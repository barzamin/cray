==> flow/design.v <==
module float_add(clk, rst, i_cip, i_vstart,i_vector_length, i_sj, i_sk,i_v0,i_v1,i_v2,i_v3,i_v4,i_v5,i_v6,i_v7, o_busy, o_result, err);
    input wire        clk;
	 input wire        rst;
	 input wire [15:0] i_cip;
	 input wire        i_vstart;
	 input wire [6:0]  i_vector_length;
    input wire [63:0] i_sj;
    input wire [63:0] i_sk;
	 input wire [63:0] i_v0;
	 input wire [63:0] i_v1;
	 input wire [63:0] i_v2;
	 input wire [63:0] i_v3;
	 input wire [63:0] i_v4;
	 input wire [63:0] i_v5;
	 input wire [63:0] i_v6;
	 input wire [63:0] i_v7;
    output reg [63:0] o_result;
	 output wire       o_busy;
    output wire err;
    wire [6:0] instr;
	 wire [2:0] cip_j,cip_k;
	 reg [2:0]  cur_j, cur_k;    
	 reg [6:0]  reservation_time;
	 reg  [63:0] v_k_src;
	 reg  [63:0] v_j_src;
	 wire [63:0] selected_j_src;
	 wire [63:0] selected_k_src;
    reg sj_sign0, sk_sign0;
    reg sj_sign1, sk_sign1;
    reg sj_sign2, sk_sign2;
    reg result_sign3, result_sign4;
    reg [14:0] sj_exp0, sk_exp0;
    reg [14:0] sj_exp1, sk_exp1;
    reg [14:0] result_exp2, result_exp3, result_exp4;
    reg [47:0] sj_coef0, sk_coef0;
    reg [47:0] sj_coef1, sk_coef1;
    reg [47:0] sj_coef2, sk_coef2;
    reg [48:0] pre_norm_result3;
    reg [48:0] pre_norm_result4;
    wire jgtk0, jeqk0;
    reg  c_jgtk2;                   
    reg  c_jeqk2;                   
    reg [14:0] exp_sj_minus_sk0;
    reg [14:0] exp_sk_minus_sj0;
    reg [6:0] instr0, instr1, instr2;
    wire [6:0] lz_result;
    reg [6:0] lz_result4;
    wire shift_j1;
    wire shift_k1;
    wire exp_diff_too_big;       
    wire [47:0] pre_norm_result_carry;
    wire [48:0] norm_coef;
    wire [14:0] norm_exp;
    wire add;                    
assign instr = i_cip[15:9];
assign cip_j = i_cip[5:3];
assign cip_k = i_cip[2:0];
always@(posedge clk)
   if(i_vstart)
	   begin
		   cur_j <= cip_j;
			cur_k <= cip_k;
		end
always@*
   begin
	   case(cur_j)
		   3'o0:v_j_src = i_v0;
			3'o1:v_j_src = i_v1;
			3'o2:v_j_src = i_v2;
			3'o3:v_j_src = i_v3;
			3'o4:v_j_src = i_v4;
			3'o5:v_j_src = i_v5;
			3'o6:v_j_src = i_v6;
			3'o7:v_j_src = i_v7;
		endcase
	end
always@*
   begin
	   case(cur_k)
		   3'o0:v_k_src = i_v0;
			3'o1:v_k_src = i_v1;
			3'o2:v_k_src = i_v2;
			3'o3:v_k_src = i_v3;
			3'o4:v_k_src = i_v4;
			3'o5:v_k_src = i_v5;
			3'o6:v_k_src = i_v6;
			3'o7:v_k_src = i_v7;
		endcase
	end
assign selected_j_src = (reservation_time==7'b0) ? i_sj : v_j_src;
assign selected_k_src = (reservation_time==7'b0) ? i_sk : v_k_src;
always@(posedge clk)
   if(rst)
	    reservation_time <= 7'b0;
	else if(i_vstart)
	    reservation_time <= i_vector_length + 7'b0000100;    
	else if(reservation_time!=7'b0)
	    reservation_time <= reservation_time - 7'b1;
assign o_busy = (reservation_time != 7'b0);
always@(posedge clk)
   o_result <= {result_sign4, (result_exp4[14:0] + ~{8'b0,lz_result4[6:0]} + 15'b1), (pre_norm_result4[47:0] << lz_result4[6:0])};
float_add_lz lz(.sj(pre_norm_result_carry[47:0]), .lz_final_result(lz_result[6:0]));
    assign shift_j1 = (~jgtk0 & ~jeqk0);                 
    assign shift_k1 = jgtk0;                             
    assign exp_diff_too_big = (shift_j1 & (exp_sk_minus_sj0 > 15'b110000)) | (shift_k1 & (exp_sj_minus_sk0 > 15'b110000));       
    assign add = (instr1[6:0]==7'b0110010);
    assign pre_norm_result_carry[47:0] = pre_norm_result3[48] ? pre_norm_result3[48:1] : pre_norm_result3[47:0];
assign jgtk0 = (sj_exp0 > sk_exp0);               
assign jeqk0 = (sj_exp0 == sk_exp0);              
always@(posedge clk)
   begin
      sj_sign0 <= selected_j_src[63];
      sk_sign0 <= selected_k_src[63];
      sj_exp0[14:0]  <= selected_j_src[62:48];
      sk_exp0[14:0]  <= selected_k_src[62:48];
      sj_coef0[47:0] <= selected_j_src[47:0];
      sk_coef0[47:0] <= selected_k_src[47:0];
      exp_sj_minus_sk0 <= (selected_j_src[62:48] + ~selected_k_src[62:48] + 15'b1);      
      exp_sk_minus_sj0 <= (selected_k_src[62:48] + ~selected_j_src[62:48] + 15'b1);      
      instr0[6:0] <= instr[6:0];
      sj_exp1[14:0] <= shift_j1 ? (sj_exp0[14:0] + exp_sk_minus_sj0[14:0]) : sj_exp0[14:0];      
      sk_exp1[14:0] <= shift_k1 ? (sk_exp0[14:0] + exp_sj_minus_sk0[14:0]) : sk_exp0[14:0];      
      sj_coef1[47:0] <= shift_j1 ? (sj_coef0[47:0] >> exp_sk_minus_sj0[5:0]) : sj_coef0[47:0];   
      sk_coef1[47:0] <= shift_k1 ? (sk_coef0[47:0] >> exp_sj_minus_sk0[5:0]) : sj_coef0[47:0];   
      sj_sign1 <= sj_sign0;      
      sk_sign1 <= sk_sign0;
      instr1[6:0] <= instr0[6:0];
      result_exp2 <= sj_exp1[14:0];              
      c_jgtk2 <= (sj_coef1[47:0] > sk_coef1[47:0]);              
      c_jeqk2 <= (sj_coef1[47:0] == sk_coef1[47:0]);
      instr2[6:0] <= instr1[6:0];
      sj_coef2[47:0] <= sj_coef1[47:0];
      sk_coef2[47:0] <= sk_coef2[47:0];
      sj_sign2 <= sj_sign1;     
      sk_sign2 <= sk_sign1;
      result_exp3 <= result_exp2;
      case({add,(c_jgtk2 | c_jeqk2),sj_sign2, sk_sign2})             
         4'b0000: begin
                    pre_norm_result3[48:0] <= sk_coef2[47:0] + ~sj_coef2[47:0] + 48'b1;              
                    result_sign3 <= 1'b1;         
                  end
         4'b0001: begin
                    pre_norm_result3[48:0] <= sj_coef2[47:0] + sk_coef2[47:0];         
                    result_sign3 <= 1'b0;         
                  end
         4'b0010: begin
                    pre_norm_result3[48:0] <= sj_coef2[47:0] + sk_coef2[47:0];       
                    result_sign3 <= 1'b1;
                  end
         4'b0011: begin
                    pre_norm_result3[48:0] <= sk_coef2[47:0] + ~sj_coef2[47:0] + 48'b1;       
                    result_sign3 <= 1'b0;
                  end
         4'b0100: begin
                    pre_norm_result3[48:0] <= sj_coef2[47:0] + ~sk_coef2[47:0] + 48'b1;     
                    result_sign3 <= 1'b0;
                  end
         4'b0101: begin
                    pre_norm_result3[48:0] <= sj_coef2[47:0] + sk_coef2[47:0];
                    result_sign3 <= 1'b0;
                  end
         4'b0110: begin
                    pre_norm_result3[48:0] <= sj_coef2[47:0] + sk_coef2[47:0];        
                    result_sign3 <= 1'b1;
                  end
         4'b0111: begin
                    pre_norm_result3[48:0] <= sj_coef2[47:0] + ~sk_coef2[47:0] + 48'b1;        
                    result_sign3 <= 1'b1;
                  end
         4'b1000: begin
                    pre_norm_result3[48:0] <= sj_coef2[47:0] + sk_coef2[47:0];
                    result_sign3 <= 1'b0;
                  end
         4'b1001: begin
                    pre_norm_result3[48:0] <= sk_coef2[47:0] + ~sj_coef2[47:0] + 48'b1;
                    result_sign3 <= 1'b1;
                  end
         4'b1010: begin
                    pre_norm_result3[48:0] <= sk_coef2[47:0] + ~sj_coef2[47:0] + 48'b1;
                    result_sign3 <= 1'b0;
                  end
         4'b1011: begin
                    pre_norm_result3[48:0] <= sj_coef2[47:0] + sk_coef2[47:0];
                    result_sign3 <= 1'b1;
                  end
         4'b1100: begin
                    pre_norm_result3[48:0] <= sj_coef2[47:0] + sk_coef2[47:0];
                    result_sign3 <= 1'b0;
                  end
         4'b1101: begin
                    pre_norm_result3[48:0] <= sj_coef2[47:0] + ~sk_coef2[47:0] + 48'b1;
                    result_sign3 <= 1'b0;
                  end
         4'b1110: begin
                    pre_norm_result3[48:0] <= sj_coef2[47:0] + ~sk_coef2[47:0] + 48'b1;
                    result_sign3 <= 1'b1;
                  end
         4'b1111: begin
                    pre_norm_result3[48:0] <= sj_coef2[47:0] + sk_coef2[47:0];
                    result_sign3 <= 1'b1;
                  end
      endcase      
        pre_norm_result4[47:0] <= pre_norm_result_carry[47:0];
        lz_result4[6:0] <= lz_result;
        result_sign4 <= result_sign3;
        result_exp4[14:0] <= pre_norm_result3[48] ? (result_exp3[14:0] + 15'b1) : result_exp3[14:0];
   end    
endmodule
module float_add_lz(sj, lz_final_result);
    input wire [47:0] sj;
    output wire [6:0] lz_final_result;
    wire [23:0] lz_result;
    reg [6:0] instr0;
    reg [6:0] instr1;
    reg [6:0] instr2;
    reg [6:0] instr3;
    wire zb0, zb1, zb2, zb3, zb4, zb5, zb6, zbl;                    
    wire [2:0] zs0, zs1, zs2, zs3, zs4, zs5, zs6, zs7, lz_hi_results;              
    wire lz_msb_result;
    reg [2:0] lz_low_results;
    lz_sub lz_sub0(.i_data(sj[7:0]),  .z_bar(zb0), .o_zeros(zs0));
    lz_sub lz_sub1(.i_data(sj[15:8]), .z_bar(zb1), .o_zeros(zs1));
    lz_sub lz_sub2(.i_data(sj[23:16]),.z_bar(zb2), .o_zeros(zs2));
    lz_sub lz_sub3(.i_data(sj[31:24]),.z_bar(zb3), .o_zeros(zs3));
    lz_sub lz_sub4(.i_data(sj[39:32]),.z_bar(zb4), .o_zeros(zs4));
    lz_sub lz_sub5(.i_data(sj[47:40]),.z_bar(zb5), .o_zeros(zs5));
    lz_sub lz_sub_lower(.i_data({2'b00,zb5,zb4,zb3,zb2,zb1,zb0}),.z_bar(zbl), .o_zeros(lz_hi_results));
    assign lz_hi_results_r =  lz_hi_results;
    assign lz_low_results_r = lz_low_results;
    assign lz_msb_result = ~|{zb0, zb1, zb2, zb3, zb4, zb5};
    assign lz_final_result = 7'b0000001 + {lz_msb_result, lz_hi_results[2:0], lz_low_results[2:0]};  
    always@*
    begin
        case(lz_hi_results[2:0])
            3'b000:lz_low_results[2:0]=zs5;
            3'b001:lz_low_results[2:0]=zs4;
            3'b010:lz_low_results[2:0]=zs3;
            3'b011:lz_low_results[2:0]=zs2;
            3'b100:lz_low_results[2:0]=zs1;
            3'b101:lz_low_results[2:0]=zs0;
            default: lz_low_results = 3'b0;
        endcase
    end
endmodule
module lz_sub(i_data, z_bar, o_zeros);
    input wire [7:0] i_data;
    output wire z_bar;
    output reg [2:0] o_zeros;
    assign z_bar =|i_data[7:0];
    always@*
        begin
            casex(i_data)
                8'b1xxxxxxx:o_zeros[2:0]=3'b000;
                8'b01xxxxxx:o_zeros[2:0]=3'b001;
                8'b001xxxxx:o_zeros[2:0]=3'b010;
                8'b0001xxxx:o_zeros[2:0]=3'b011;
                8'b00001xxx:o_zeros[2:0]=3'b100;     
                8'b000001xx:o_zeros[2:0]=3'b101;
                8'b0000001x:o_zeros[2:0]=3'b110;
                8'b00000001:o_zeros[2:0]=3'b111;
                8'b00000000:o_zeros[2:0]=3'b000;
            endcase
        end
endmodule
# Tool chain data of float_add
# What the tools print for float_add, step after step.
# Lines are those of the file above, counted from 1.
inputs:
  design: "float_add"
  clock: "clk"
  library: "sky130hd"
  pvt_corner: "tt_025C_1v80"

# Elaborated design
# Yosys after proc, flatten, opt, wreduce and memory -nomap, before mapping. Memory bits, and registers merged into a memory's read port (data or address), are not among the register bits. Print and check cells are not counted. Equal cells are merged and count once.
word_totals:
  ff_bits: 272
  in_bits: 666
  output_inout_bits: 66
  elab_cells: 89
classes:
  addsub: 6
  compare: 2
  equal: 32
  shifts: 2
  mux: 9
  bitwise: 6
  reduce_logical: 8
ops:
  columns: ["op", "n"]
  rows:
  - ["64-bit parallel mux with 8-bit select", 2]
  - ["64-bit two-way mux", 2]
  - ["48-bit by 6-bit >> shifter with 48-bit output", 2]
  - ["48-bit two-way mux", 2]
  - ["48-bit greater-than comparator", 1]
  - ["48-bit == test", 1]
  - ["4-bit == test (second input constant)", 8]
  - ["3-bit == test (second input constant)", 8]
  - ["4-bit by 3-bit == test with 1-bit output (second input constant)", 4]
  - ["8-bit OR reduction", 2]
  - ["15-bit greater-than comparator", 1]
  - ["15-bit == test", 1]
  - ["7-bit two-way mux", 2]
  - ["3-bit by 2-bit == test with 1-bit output (second input constant)", 4]
  - ["6-bit by 1-bit adder with 6-bit output (second input constant)", 2]
  - ["6-bit adder", 2]
  - ["6-bit inverter", 2]
  - ["4-bit by 2-bit == test with 1-bit output (second input constant)", 2]
  - ["7-bit by 1-bit subtractor with 7-bit output (second input constant)", 1]
  - ["7-bit by 3-bit adder with 7-bit output (second input constant)", 1]
  - ["7-bit by 6-bit == test with 1-bit output (second input constant)", 1]
  - ["7-bit logical NOT", 1]
  - ["7-bit nonzero test", 1]
  - ["3-bit by 1-bit == test with 1-bit output (second input constant)", 2]
  - ["3-bit logical NOT", 2]
  - ["4-bit by 1-bit == test with 1-bit output (second input constant)", 1]
  - ["4-bit logical NOT", 1]
  - ["1-bit inverter", 2]
# Other operator kinds: 4; their cells: 4.

# Logic depth
# Yosys ltp: most cells in a row. Word level: on the elaborated netlist, between registers, memories and ports. Mapped: between sequential cells and ports; inverters and the memories' decode and read muxes count.
depth:
  word_depth: 6
  ABC_AREA: 0
  mapped_depth: 18
  depth_no_buf: 16

# Netlist
# Source: synth_stat.txt of the flow (Yosys; design flattened, memories mapped). It holds for the ABC_AREA given above (unset counts as 0); a run with the other value may have another netlist.
# The area totals of this step are shown rounded.
by_type:
  columns: ["type", "n", "type_area_um2"]
  rows:
  - ["sky130_fd_sc_hd__dfxtp_1", 265, 5.31E+03]
  - ["sky130_fd_sc_hd__mux4_2", 155, 3.49E+03]
  - ["sky130_fd_sc_hd__o21ai_0", 397, 1.99E+03]
  - ["sky130_fd_sc_hd__mux2i_1", 162, 1.62E+03]
  - ["sky130_fd_sc_hd__nand2_1", 385, 1.45E+03]
  - ["sky130_fd_sc_hd__mux2_2", 86, 968.429]
  - ["sky130_fd_sc_hd__ha_1", 75, 938.4]
  - ["sky130_fd_sc_hd__a21oi_1", 165, 825.792]
  - ["sky130_fd_sc_hd__nor2_1", 148, 555.533]
  - ["sky130_fd_sc_hd__clkbuf_1", 147, 551.779]
  - ["sky130_fd_sc_hd__buf_4", 69, 517.997]
  - ["sky130_fd_sc_hd__a22o_1", 52, 455.437]
  - ["sky130_fd_sc_hd__inv_1", 118, 442.925]
  - ["sky130_fd_sc_hd__o22ai_1", 57, 356.592]
  - ["sky130_fd_sc_hd__a221oi_1", 30, 262.752]
  - ["sky130_fd_sc_hd__a22oi_1", 29, 217.709]
  - ["sky130_fd_sc_hd__a21o_1", 28, 210.202]
  - ["sky130_fd_sc_hd__mux4_1", 8, 210.202]
# Not listed: further types 60, cells in them 427.
mapped:
  cell_count: 2803
  synth_area_um2: 23360
  seqArea_um2: 5485
  flip_flops: 271
  buf_cells: 297
# By module: a second synthesis without flattening, with its own total; a netlist apart from the flattened one above.
unflattened:
  hier_cells: 3316
  hier_area_um2: 27860
# Rows give one instance, submodules left out.
modules:
  columns: ["mod", "instances", "n_cells", "mod_area_um2", "seq_area_um2"]
  rows:
  - ["float_add", 1, 3193, 26990, 7307]
  - ["lz_sub", 7, 13, 81.3, 0.0]
  - ["float_add_lz", 1, 32, 299.0, 0.0]

# Timing after synthesis
# OpenSTA on the mapped netlist: ideal clock, no wires. The path of least setup slack (recovery checks aside). Input and output delay are each 20% of the period. Register names are those of the netlist, which keeps one name where synthesis merged equal registers.
synth_path:
  path_kind: "register -> register"
  from: "register reservation_time[0]"
  to: "register exp_sk_minus_sj0[4]"
  period_ns: 3.19
  setup_ns: 0.072
  t_first_pin_ns: 0.000
  t_arrival_ns: 3.346
  required_ns: 3.118
  slack_ns: -0.228
  delay_ns: 3.418
  stages: 18
  n_path_buf: 3
  synth_period_reached_ns: 3.418
# "delay_ns" is the arrival time less input delay plus setup time.
# "stages" counts driving pins, that of a launching flip-flop among them; a cell with two outputs on the path counts twice.
# "synth_period_reached_ns" is the clock period less the worst setup slack; recovery checks do not enter. This is arithmetic on one report: input and output delays are still those of the set period (20% each).
# The rows between start and end are the longest chain of elaborated cells between them; the timing report does not say that the signal goes this way. Where chains are equally long, one stands for them.
# Each line given opens the expression or statement behind the cell; cells for indexed reads and writes are added by Yosys, which also makes memories of some case tables.
# A register here has more assigning lines than the two given.
synth_via:
  path_cell_list: "sky130_fd_sc_hd__dfxtp_1 > sky130_fd_sc_hd__inv_1 > sky130_fd_sc_hd__ha_1 > sky130_fd_sc_hd__nand2_1 > sky130_fd_sc_hd__or3_1 > sky130_fd_sc_hd__nor2_1 > sky130_fd_sc_hd__clkbuf_1 > sky130_fd_sc_hd__buf_1 > sky130_fd_sc_hd__clkbuf_1 > sky130_fd_sc_hd__nand2_1 > sky130_fd_sc_hd__and2_1 > sky130_fd_sc_hd__inv_1 > sky130_fd_sc_hd__ha_1 > sky130_fd_sc_hd__inv_1 > sky130_fd_sc_hd__fa_1 > sky130_fd_sc_hd__a21o_1 > sky130_fd_sc_hd__a21oi_1 > sky130_fd_sc_hd__xnor2_1"
  elab_chain_len: 5
  cells_between: 6
  cone_classes: "add/sub: 2; mux: 2; logic: 1; reduce/logical: 1"
synth_rtl:
  columns: ["item", "line_no", "source"]
  rows:
  - ["start: declaration", 23, "reg [6:0] reservation_time;"]
  - ["start: assignment", 96, "reservation_time <= i_vector_length + 7'b0000100;"]
  - ["start: assignment", 98, "reservation_time <= reservation_time - 7'b1;"]
  - ["7-bit logical NOT", 90, "assign selected_j_src = (reservation_time==7'b0) ? i_sj : v_j_src;"]
  - ["64-bit two-way mux", 90, null]
  - ["6-bit inverter", 119, "exp_sk_minus_sj0 <= (selected_k_src[62:48] + ~selected_j_src[62:48] + 15'b1);"]
  - ["6-bit adder", 119, null]
  - ["6-bit by 1-bit adder with 6-bit output", 119, null]
  - ["end: assignment", 119, null]
# Some nets on the timed path still bear RTL names; the line given drives or declares the net.
synth_named_nets:
  columns: ["signal", "line_no"]
  rows:
  - ["selected_j_src[48]", 90]

# Worst path after layout
# Path of least setup slack in the final report of job 1 (OpenROAD, finished layout, wires in). Where an end is a register, its clock arrival counts in the times.
layout_path:
  path_kind: "register -> register"
  from: "register sk_exp0[14]"
  to: "register sj_coef1[6]"
  period_ns: 4.47
  setup_ns: 0.09
  t_first_pin_ns: 0.56
  t_arrival_ns: 4.47
  required_ns: 4.90
  slack_ns: 0.44
  stages: 13
  n_path_buf: 2
# The rows between start and end are the longest chain of elaborated cells between them; the timing report does not say that the signal goes this way. Where chains are equally long, one stands for them.
layout_via:
  path_cell_list: "sky130_fd_sc_hd__dfxtp_1 > sky130_fd_sc_hd__inv_1 > sky130_fd_sc_hd__ha_1 > sky130_fd_sc_hd__nand4_2 > sky130_fd_sc_hd__nor4_4 > sky130_fd_sc_hd__a211o_1 > sky130_fd_sc_hd__nor2_8 > sky130_fd_sc_hd__buf_4 > sky130_fd_sc_hd__a221o_1 > sky130_fd_sc_hd__o21ai_0 > sky130_fd_sc_hd__buf_4 > sky130_fd_sc_hd__a31oi_1 > sky130_fd_sc_hd__a21oi_1"
  elab_chain_len: 4
  cells_between: 6
  cone_lines: 4
  cone_classes: "compare: 1; eq/ne: 1; mux: 1; logic: 3"
layout_rtl:
  columns: ["item", "line_no", "source"]
  rows:
  - ["start: declaration", 32, "reg [14:0] sj_exp0, sk_exp0;"]
  - ["start: assignment", 115, "sk_exp0[14:0]  <= selected_k_src[62:48];"]
  - ["15-bit greater-than comparator", 108, "assign jgtk0 = (sj_exp0 > sk_exp0);"]
  - ["1-bit inverter", 103, "assign shift_j1 = (~jgtk0 & ~jeqk0);"]
  - ["1-bit bitwise AND", 103, null]
  - ["48-bit two-way mux", 123, "sj_coef1[47:0] <= shift_j1 ? (sj_coef0[47:0] >> exp_sk_minus_sj0[5:0]) : sj_coef0[47:0];"]
  - ["end: assignment", 123, null]
  - ["end: declaration", 36, "reg [47:0] sj_coef1, sk_coef1;"]

## Implementation results

Record of 2 stored runs of the RTL-to-layout flow on float_add, platform sky130hd. The runs are unordered. Constraints: input delay and output delay 20% of the set period each, output load 0.01 pF.
"worst_path_ns" means the part of the period allowed to the worst setup path (the constraints hold back 20% at inputs and 20% at outputs) less its slack; where the path has registers, the arrival times of their clocks count too.
The results are shown rounded.

--- job 1 ---
==> flow/run.sh <==
#!/bin/bash
# the make line also repeats the synthesis and layout settings of config.mk as NAME=value (left out here)
make -C /OpenROAD-flow-scripts/flow DESIGN_CONFIG=/design/flow/config.mk WORK_HOME=/design/flow/orfs CLKGATE_MAP_FILE= finish
==> flow/config.mk <==
export PLATFORM = sky130hd
export DESIGN_NAME = float_add
export DESIGN_NICKNAME = float_add
export VERILOG_FILES = /design/flow/design.v
export SDC_FILE = /design/flow/constraint.sdc
export NUM_CORES = 4
export LEC_CHECK = 0
export CAP_MARGIN = 20
export CELL_PAD_IN_SITES_GLOBAL_PLACEMENT = 0
export CORE_MARGIN = 10
export CORE_UTILIZATION = 34
export GPL_TIMING_DRIVEN = 1
export PLACE_DENSITY_LB_ADDON = 0.2
export SLEW_MARGIN = 20
==> flow/constraint.sdc <==
create_clock -name core_clock -period 4.47 [get_ports {clk}]
set_input_delay 0.8940 -clock core_clock [delete_from_list [all_inputs] [get_ports {clk}]]
set_output_delay 0.8940 -clock core_clock [all_outputs]
set_load 0.01 [all_outputs]

==> results, as YAML <==
results:
  worst_setup_slack_ns: 0.437
  finalCellArea_um2: 32160
  final_hold_ws_ns: 0.324
  final_die_area_um2: 79600
  yosys_chip_area_um2: 23360
  worst_path_ns: 4.03
  worst_setup_path_type: "register -> register"

--- job 2 ---
==> flow/run.sh <==
#!/bin/bash
# the make line also repeats the synthesis and layout settings of config.mk as NAME=value (left out here)
make -C /OpenROAD-flow-scripts/flow DESIGN_CONFIG=/design/flow/config.mk WORK_HOME=/design/flow/orfs CLKGATE_MAP_FILE= finish
==> flow/config.mk <==
export PLATFORM = sky130hd
export DESIGN_NAME = float_add
export DESIGN_NICKNAME = float_add
export VERILOG_FILES = /design/flow/design.v
export SDC_FILE = /design/flow/constraint.sdc
export NUM_CORES = 4
export LEC_CHECK = 0
export CAP_MARGIN = 30
export CORE_MARGIN = 8
export CORE_UTILIZATION = 57
export CTS_CLUSTER_DIAMETER = 244
export CTS_CLUSTER_SIZE = 85
export MAX_ROUTING_LAYER = met5
export SETUP_SLACK_MARGIN = 0.2
export SLEW_MARGIN = 20
==> flow/constraint.sdc <==
create_clock -name core_clock -period 6.62 [get_ports {clk}]
set_input_delay 1.3240 -clock core_clock [delete_from_list [all_inputs] [get_ports {clk}]]
set_output_delay 1.3240 -clock core_clock [all_outputs]
set_load 0.01 [all_outputs]

==> results, as YAML <==
results:
  worst_setup_slack_ns: 1.866
  finalCellArea_um2: 30250
  final_hold_ws_ns: 0.352
  final_die_area_um2: 47720
  yosys_chip_area_um2: 23360
  worst_path_ns: 3.43
  worst_setup_path_type: "register -> output"
