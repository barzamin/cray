==> flow/design.v <==
module i_buf(clk, rst, i_p_addr, o_nip_nxt, o_word_nxt, o_nip_vld, o_mem_ce, o_mem_addr, i_mem_data, i_mem_vld);
input  wire clk;
input  wire rst;
input  wire [23:0] i_p_addr;
output reg [15:0]  o_nip_nxt;
output reg [63:0]  o_word_nxt;
output wire        o_nip_vld;
output wire        o_mem_ce;
output wire [21:0] o_mem_addr;
input  wire [63:0] i_mem_data;
input  wire        i_mem_vld;
reg [17:0] buf_delay;
reg [17:0] cur_buf;
reg [63:0] buf0 [15:0];
reg [63:0] buf1 [15:0];
reg [63:0] buf2 [15:0];
reg [63:0] buf3 [15:0];
wire [63:0] cur_buf0_word, cur_buf1_word, cur_buf2_word, cur_buf3_word;
reg [17:0] beg_addr0, beg_addr1, beg_addr2, beg_addr3;
reg [1:0] buf_cnt;
reg [4:0] mem_cnt;
reg [1:0] buf_state;       
wire buf0_match, buf1_match, buf2_match, buf3_match;
wire no_match;
wire load_complete;
localparam IDLE = 2'b00,
           WAIT = 2'b01,
           RX   = 2'b10;
localparam BUF_FULL = 4'b1111;
always@(posedge clk)
   begin
	   buf_delay <= i_p_addr[23:6];
		cur_buf   <= buf_delay;
	end
assign o_mem_ce = (buf_state == RX);
assign o_mem_addr = i_p_addr[23:2] + mem_cnt;
assign o_nip_vld = (buf0_match || buf1_match || buf2_match || buf3_match) && (cur_buf==i_p_addr[23:6]);
assign buf0_match = (cur_buf == beg_addr0);
assign buf1_match = (cur_buf == beg_addr1);
assign buf2_match = (cur_buf == beg_addr2);
assign buf3_match = (cur_buf == beg_addr3);
assign no_match = ~(buf0_match || buf1_match || buf2_match || buf3_match);
always@(posedge clk)
   if(rst)
      mem_cnt <= 5'b0;
   else if(buf_state==RX)
      mem_cnt <= mem_cnt + 4'b1;
	else if (mem_cnt == BUF_FULL + 1)
	   mem_cnt <= 5'b0;
always@(posedge clk)
if((buf_cnt==2'b00) && i_mem_vld)
   buf0[mem_cnt-1] <= i_mem_data;
always@(posedge clk)
if((buf_cnt==2'b01) && i_mem_vld)
   buf1[mem_cnt-1] <= i_mem_data;
always@(posedge clk)
if((buf_cnt==2'b10) && i_mem_vld)
   buf2[mem_cnt-1] <= i_mem_data;
always@(posedge clk)
if((buf_cnt==2'b11) && i_mem_vld)
   buf3[mem_cnt-1] <= i_mem_data;
assign load_complete = i_mem_vld && (mem_cnt==BUF_FULL+1);
always@(posedge clk)
   if(rst)
      beg_addr0 <= 18'b111111111111111111;
   else if((buf_cnt == 2'b00) && load_complete)
      beg_addr0 <= i_p_addr[23:6];
always@(posedge clk)
   if(rst)
      beg_addr1 <= 18'b111111111111111111;
   else if((buf_cnt == 2'b01) && load_complete)
      beg_addr1 <= i_p_addr[23:6];
always@(posedge clk)
   if(rst)
      beg_addr2 <= 18'b111111111111111111;
   else if((buf_cnt == 2'b10) && load_complete)
      beg_addr2 <= i_p_addr[23:6];
always@(posedge clk)
   if(rst)
      beg_addr3 <= 18'b111111111111111111;
   else if((buf_cnt == 2'b11) && load_complete)
      beg_addr3 <= i_p_addr[23:6];
always@(posedge clk)
   if(rst)
      buf_cnt <= 2'b00;
   else if (load_complete)
      buf_cnt <= buf_cnt + 2'b1;
assign cur_buf0_word = buf0[i_p_addr[5:2]];
assign cur_buf1_word = buf1[i_p_addr[5:2]];
assign cur_buf2_word = buf2[i_p_addr[5:2]];
assign cur_buf3_word = buf3[i_p_addr[5:2]];
always@*
begin
   case({buf0_match, buf1_match, buf2_match, buf3_match})
      4'b1000:case(i_p_addr[1:0])
                 2'b00:o_nip_nxt=cur_buf0_word[15:0];
                 2'b01:o_nip_nxt=cur_buf0_word[31:16];
                 2'b10:o_nip_nxt=cur_buf0_word[47:32];
                 2'b11:o_nip_nxt=cur_buf0_word[63:48];
              endcase
      4'b0100:case(i_p_addr[1:0])
                 2'b00:o_nip_nxt=cur_buf1_word[15:0];
                 2'b01:o_nip_nxt=cur_buf1_word[31:16];
                 2'b10:o_nip_nxt=cur_buf1_word[47:32];
                 2'b11:o_nip_nxt=cur_buf1_word[63:48];
              endcase
      4'b0010:case(i_p_addr[1:0])
                 2'b00:o_nip_nxt=cur_buf2_word[15:0];
                 2'b01:o_nip_nxt=cur_buf2_word[31:16];
                 2'b10:o_nip_nxt=cur_buf2_word[47:32];
                 2'b11:o_nip_nxt=cur_buf2_word[63:48];
              endcase
      4'b0001:case(i_p_addr[1:0])
                 2'b00:o_nip_nxt=cur_buf3_word[15:0];
                 2'b01:o_nip_nxt=cur_buf3_word[31:16];
                 2'b10:o_nip_nxt=cur_buf3_word[47:32];
                 2'b11:o_nip_nxt=cur_buf3_word[63:48];
              endcase
      default: o_nip_nxt = 16'b0;
   endcase
end
always@*
begin
   case({buf0_match, buf1_match, buf2_match, buf3_match})
      4'b1000:o_word_nxt = cur_buf0_word;
      4'b0100:o_word_nxt = cur_buf1_word;
      4'b0010:o_word_nxt = cur_buf2_word;         
      4'b0001:o_word_nxt = cur_buf3_word;
      default:o_word_nxt = 64'b0;
   endcase
end
always@(posedge clk)
if(rst)
   buf_state <= IDLE;
else
   case(buf_state)
      IDLE: if(no_match && !load_complete) 
		         buf_state <= RX;
        RX: if ((mem_cnt==BUF_FULL) && i_mem_vld) 
		         buf_state <= IDLE;
   endcase
endmodule
-- Step by step through the tools: i_buf
The steps from the RTL of i_buf to its reports follow in flow order.
Line numbers count from 1 in the design file above.
Library cell names are shortened.
The mark -- stands for no value.
- top: i_buf
- clock: clk
- library: sky130hd
- corner: tt_025C_1v80

-- Word-level counts
Yosys after proc, flatten, opt, wreduce and memory -nomap, before mapping. Memory bits, and registers merged into a memory's read port (data or address), are not among the register bits. Print and check cells are not counted. Equal cells are merged and count once.
Yosys's memory passes give these memory sizes; they may raise the number of words (mostly to a power of two), join words into wider ones and drop unused or constant bits.
- memory bits (writable) at 4096
- memories at 4
- bits in registers at 117
- noted word-level cells: 83
- muxes and demuxes at 23
- reductions and logical operators at 22
- bitwise gates (word level): 1
- noted add/sub/neg operators: 4
- noted equality and inequality tests: 20
- memory list (memory ; words ; bits a word ; read ports ; write ports ; line ; text):
    buf0 ; 16 ; 64 ; 1 ; 1 ; 14 ; reg [63:0] buf0 [15:0];
    buf1 ; 16 ; 64 ; 1 ; 1 ; 15 ; reg [63:0] buf1 [15:0];
    buf2 ; 16 ; 64 ; 1 ; 1 ; 16 ; reg [63:0] buf2 [15:0];
    buf3 ; 16 ; 64 ; 1 ; 1 ; 17 ; reg [63:0] buf3 [15:0];
- operators by type and width (kind ; count):
    parallel mux 16 bit (select 4 bit) ; 5
    parallel mux 64 bit (select 4 bit) ; 1
    two-way mux 64 bit ; 4
    == test 18 bit ; 5
    adder 22 x 5 -> 22 bit ; 1
    two-way mux 4 bit ; 4
    logical AND 1 bit ; 12
    == test 2 bit (second input constant) ; 5
    two-way mux 5 bit ; 2
    zero test 2 bit ; 3
    adder 5 x 1 -> 5 bit (second input constant) ; 1
    == test 5 x 4 -> 1 bit (second input constant) ; 1
    == test 5 bit (second input constant) ; 1
    == test 2 x 1 -> 1 bit (second input constant) ; 2
    inequality test 2 bit (second input constant) ; 2
    nonzero test 2 bit ; 2
    subtractor 4 x 1 -> 4 bit (second input constant) ; 1
    == test 4 x 1 -> 1 bit (second input constant) ; 1
    == test 4 x 2 -> 1 bit (second input constant) ; 1
    == test 4 x 3 -> 1 bit (second input constant) ; 1
    == test 4 bit (second input constant) ; 1
    parallel mux 2 bit (select 2 bit) ; 1
    two-way mux 2 bit ; 2
    two-way mux 1 bit ; 4
    logical OR 1 bit ; 3
    AND reduction 3 bit ; 1
    adder 2 x 1 -> 2 bit (second input constant) ; 1
    NOT 1 bit ; 1
    zero test 1 bit ; 1

-- Logic depth
Depth = most cells in a row (Yosys ltp): at word level without a register or memory, in the mapped netlist without a sequential cell, where the memories' decode and read muxes count.
- depth after elaboration at 8
- noted ABC_AREA: 0
- depth in mapped cells at 15
- noted depth with buffers taken out: 12

-- Synthesis result
Source: synth_stat.txt of the flow (Yosys; design flattened, memories mapped). It holds for the ABC_AREA given above (unset counts as 0); a run with the other value may have another netlist.
The area totals of this step are shown rounded.
- cell types (cell ; count ; total area (µm²)):
    edfxtp_1 ; 4096 ; 1.23E+05
    mux4_2 ; 1180 ; 2.66E+04
    dfxtp_1 ; 117 ; 2.34E+03
    nand2_1 ; 400 ; 1501.44
    mux2i_1 ; 98 ; 980.941
    buf_2 ; 144 ; 720.691
    a211o_1 ; 77 ; 674.397
    clkbuf_1 ; 173 ; 649.373
    xnor2_1 ; 74 ; 648.122
    a22oi_1 ; 78 ; 585.562
    nor2_1 ; 144 ; 540.518
    buf_4 ; 70 ; 525.504
    nor2b_1 ; 82 ; 512.992
    xor2_1 ; 40 ; 350.336
    a21oi_1 ; 68 ; 340.326
    o21ai_0 ; 56 ; 280.269
    a221o_1 ; 27 ; 270.259
    a31oi_1 ; 39 ; 243.984
Not listed: further types 44, cells in them 389.
- noted synthesis area: 163500 µm²
- noted flip-flop cells: 4213
- noted area of sequential cells: 125300 µm²
- noted mapped cells: 7352

-- Worst setup path after synthesis
Source: OpenSTA report_checks on the synthesized netlist (no wires, ideal clock, input and output delay 20% of the period each), path of least setup slack; recovery checks are left aside. Register names are those of the netlist, which keeps one name where synthesis merged equal registers.
- kind: input to output
- start point: in i_p_addr[3]
- end point: out o_mem_addr[16]
- output delay at 1.322 ns
- data required time: 5.288 ns
- clock period: 6.61 ns
- stages: 15
- external input delay at 1.322 ns
- delay of the path at 2.723 ns
- path slack: 1.243 ns
- noted arrival: 4.045 ns
- noted period reached after synthesis: 5.367 ns
"delay of the path" = arrival - input delay + setup time.
A path that ends at an output port has no setup time.
"stages" counts driving pins, that of a launching flip-flop among them; a cell with two outputs on the path counts twice.
"period reached after synthesis" = period - worst setup slack (recovery checks aside). The figure is calculated, with input and output delays left at 20% of the set period.
The rows between start and end are the longest chain of elaborated cells between them; the timing report does not say that the signal goes this way. Where chains are equally long, one stands for them.
Each line given opens the expression or statement behind the cell; cells for indexed reads and writes are added by Yosys, which also makes memories of some case tables.
- cells stage by stage: buf_2 > buf_2 > clkinv_1 > clkbuf_1 > clkbuf_1 > fa_1 > inv_1 > a21oi_1 > nor2_1 > o21ai_0 > nand2b_1 > nor3b_1 > nand3_1 > nor2_1 > xor2_1
- cells in the longest elaborated chain at 1
- elaborated cells between the ends (all ways): 1
- source lines of those cells: 1
- classes of those cells: 1 x add/sub
- RTL lines, path post-synthesis (element ; line ; text):
    from (decl) ; 4 ; input  wire [23:0] i_p_addr;
    adder 22 x 5 -> 22 bit ; 36 ; assign o_mem_addr = i_p_addr[23:2] + mem_cnt;
    to (decl) ; 9 ; output wire [21:0] o_mem_addr;

-- Timing after layout
Path of least setup slack in the final report of flow run 1 (OpenROAD, finished layout, wires in). Where an end is a register, its clock arrival counts in the times.
- kind: register to output
- start point: reg cur_buf[11]
- end point: out o_nip_nxt[2]
- path slack: -1.22 ns
- data required time: 3.63 ns
- noted arrival: 4.85 ns
- stages: 19
- output delay at 0.91 ns
- clock period: 4.54 ns
The rows between start and end are the longest chain of elaborated cells between them; the timing report does not say that the signal goes this way. Where chains are equally long, one stands for them.
- cells stage by stage: dfxtp_2 > xnor2_2 > nand4_1 > nor3_4 > nand4_1 > buf_6 > buf_12 > nor4_4 > buf_12 > buf_8 > buf_12 > nand2_4 > buf_6 > buf_12 > o22ai_4 > a221oi_4 > o21ai_4 > buf_6 > buf_12
- cells in the longest elaborated chain at 3
- elaborated cells between the ends (all ways): 9
- classes of those cells: 8 x eq/ne; 1 x mux
- RTL lines, path after layout (element ; line ; text):
    from (decl) ; 13 ; reg [17:0] cur_buf;
    from (assign) ; 33 ; cur_buf <= buf_delay;
    == test 18 bit ; 41 ; assign buf3_match = (cur_buf == beg_addr3);
    == test 4 x 1 -> 1 bit ; 94 ; case({buf0_match, buf1_match, buf2_match, buf3_match})
    parallel mux 16 bit (select 4 bit) ; 94 ;
    to (decl) ; 5 ; output reg [15:0]  o_nip_nxt;

Subject: i_buf on sky130hd, stored results

Hello all,

i_buf through Yosys and OpenROAD on sky130hd: 2 stored runs, unordered, with their settings and measured results. The constraints put input and output delay at 20% of the set period each and load the outputs with 0.01 pF.
"reached clock period": clock period set for the run, less the worst setup slack. It is reckoned from that one timing run; input and output delays stay at 20% of the period that was set.
"worst setup path time": the worst setup path's part of the clock period (all of it between registers, 20% less for each end at a port) less its slack. A launch clock that arrives late makes it longer, a capture clock that arrives late makes it shorter.
By "total design power" is meant OpenSTA's value without simulated activity: inputs other than the clock are taken to toggle once in ten clock periods, and the tool carries that through the logic.
Results are given in rounded form.

Flow run 1
Settings were period_ns = 4.54; CORE_UTILIZATION = 28; SETUP_SLACK_MARGIN = 0.12; PLACE_DENSITY = 0.48; CTS_CLUSTER_SIZE = 62; CTS_CLUSTER_DIAMETER = 174; MIN_ROUTING_LAYER = met2; MAX_ROUTING_LAYER = met5; CAP_MARGIN = 20; CORE_MARGIN = 2; SLEW_MARGIN = 20
- post-layout utilization: 32.7 %
- total design power at 62730 uW
- noted the setup slack of the worst path: -1.217 ns
- setup TNS at -64.69 ns
- standard-cell area after layout: 190000 µm²
- noted the die footprint: 589900 µm²
- chip area after synthesis (Yosys): 163500 µm²
- noted the reached clock period: 5.757 ns
- worst setup path time: 4.85 ns
- critical path kind: register to output

Flow run 2
Settings were period_ns = 3.67; CORE_UTILIZATION = 38; SETUP_SLACK_MARGIN = 0.84; PLACE_DENSITY_LB_ADDON = 0.26; CORE_MARGIN = 5; TNS_END_PERCENT = 65; ABC_AREA = 1; GPL_ROUTABILITY_DRIVEN = 1; CTS_CLUSTER_SIZE = 47; CAP_MARGIN = 15; SLEW_MARGIN = 25
- noted the die footprint: 464400 µm²
- noted the reached clock period: 4.452 ns
- standard-cell area after layout: 211900 µm²
- total design power at 104800 uW
- noted the setup slack of the worst path: -0.782 ns
- worst setup path time: 3.72 ns
- critical path kind: register to output
- chip area after synthesis (Yosys): 171300 µm²
- setup TNS at -55.85 ns
- post-layout utilization: 47.2 %

Thanks
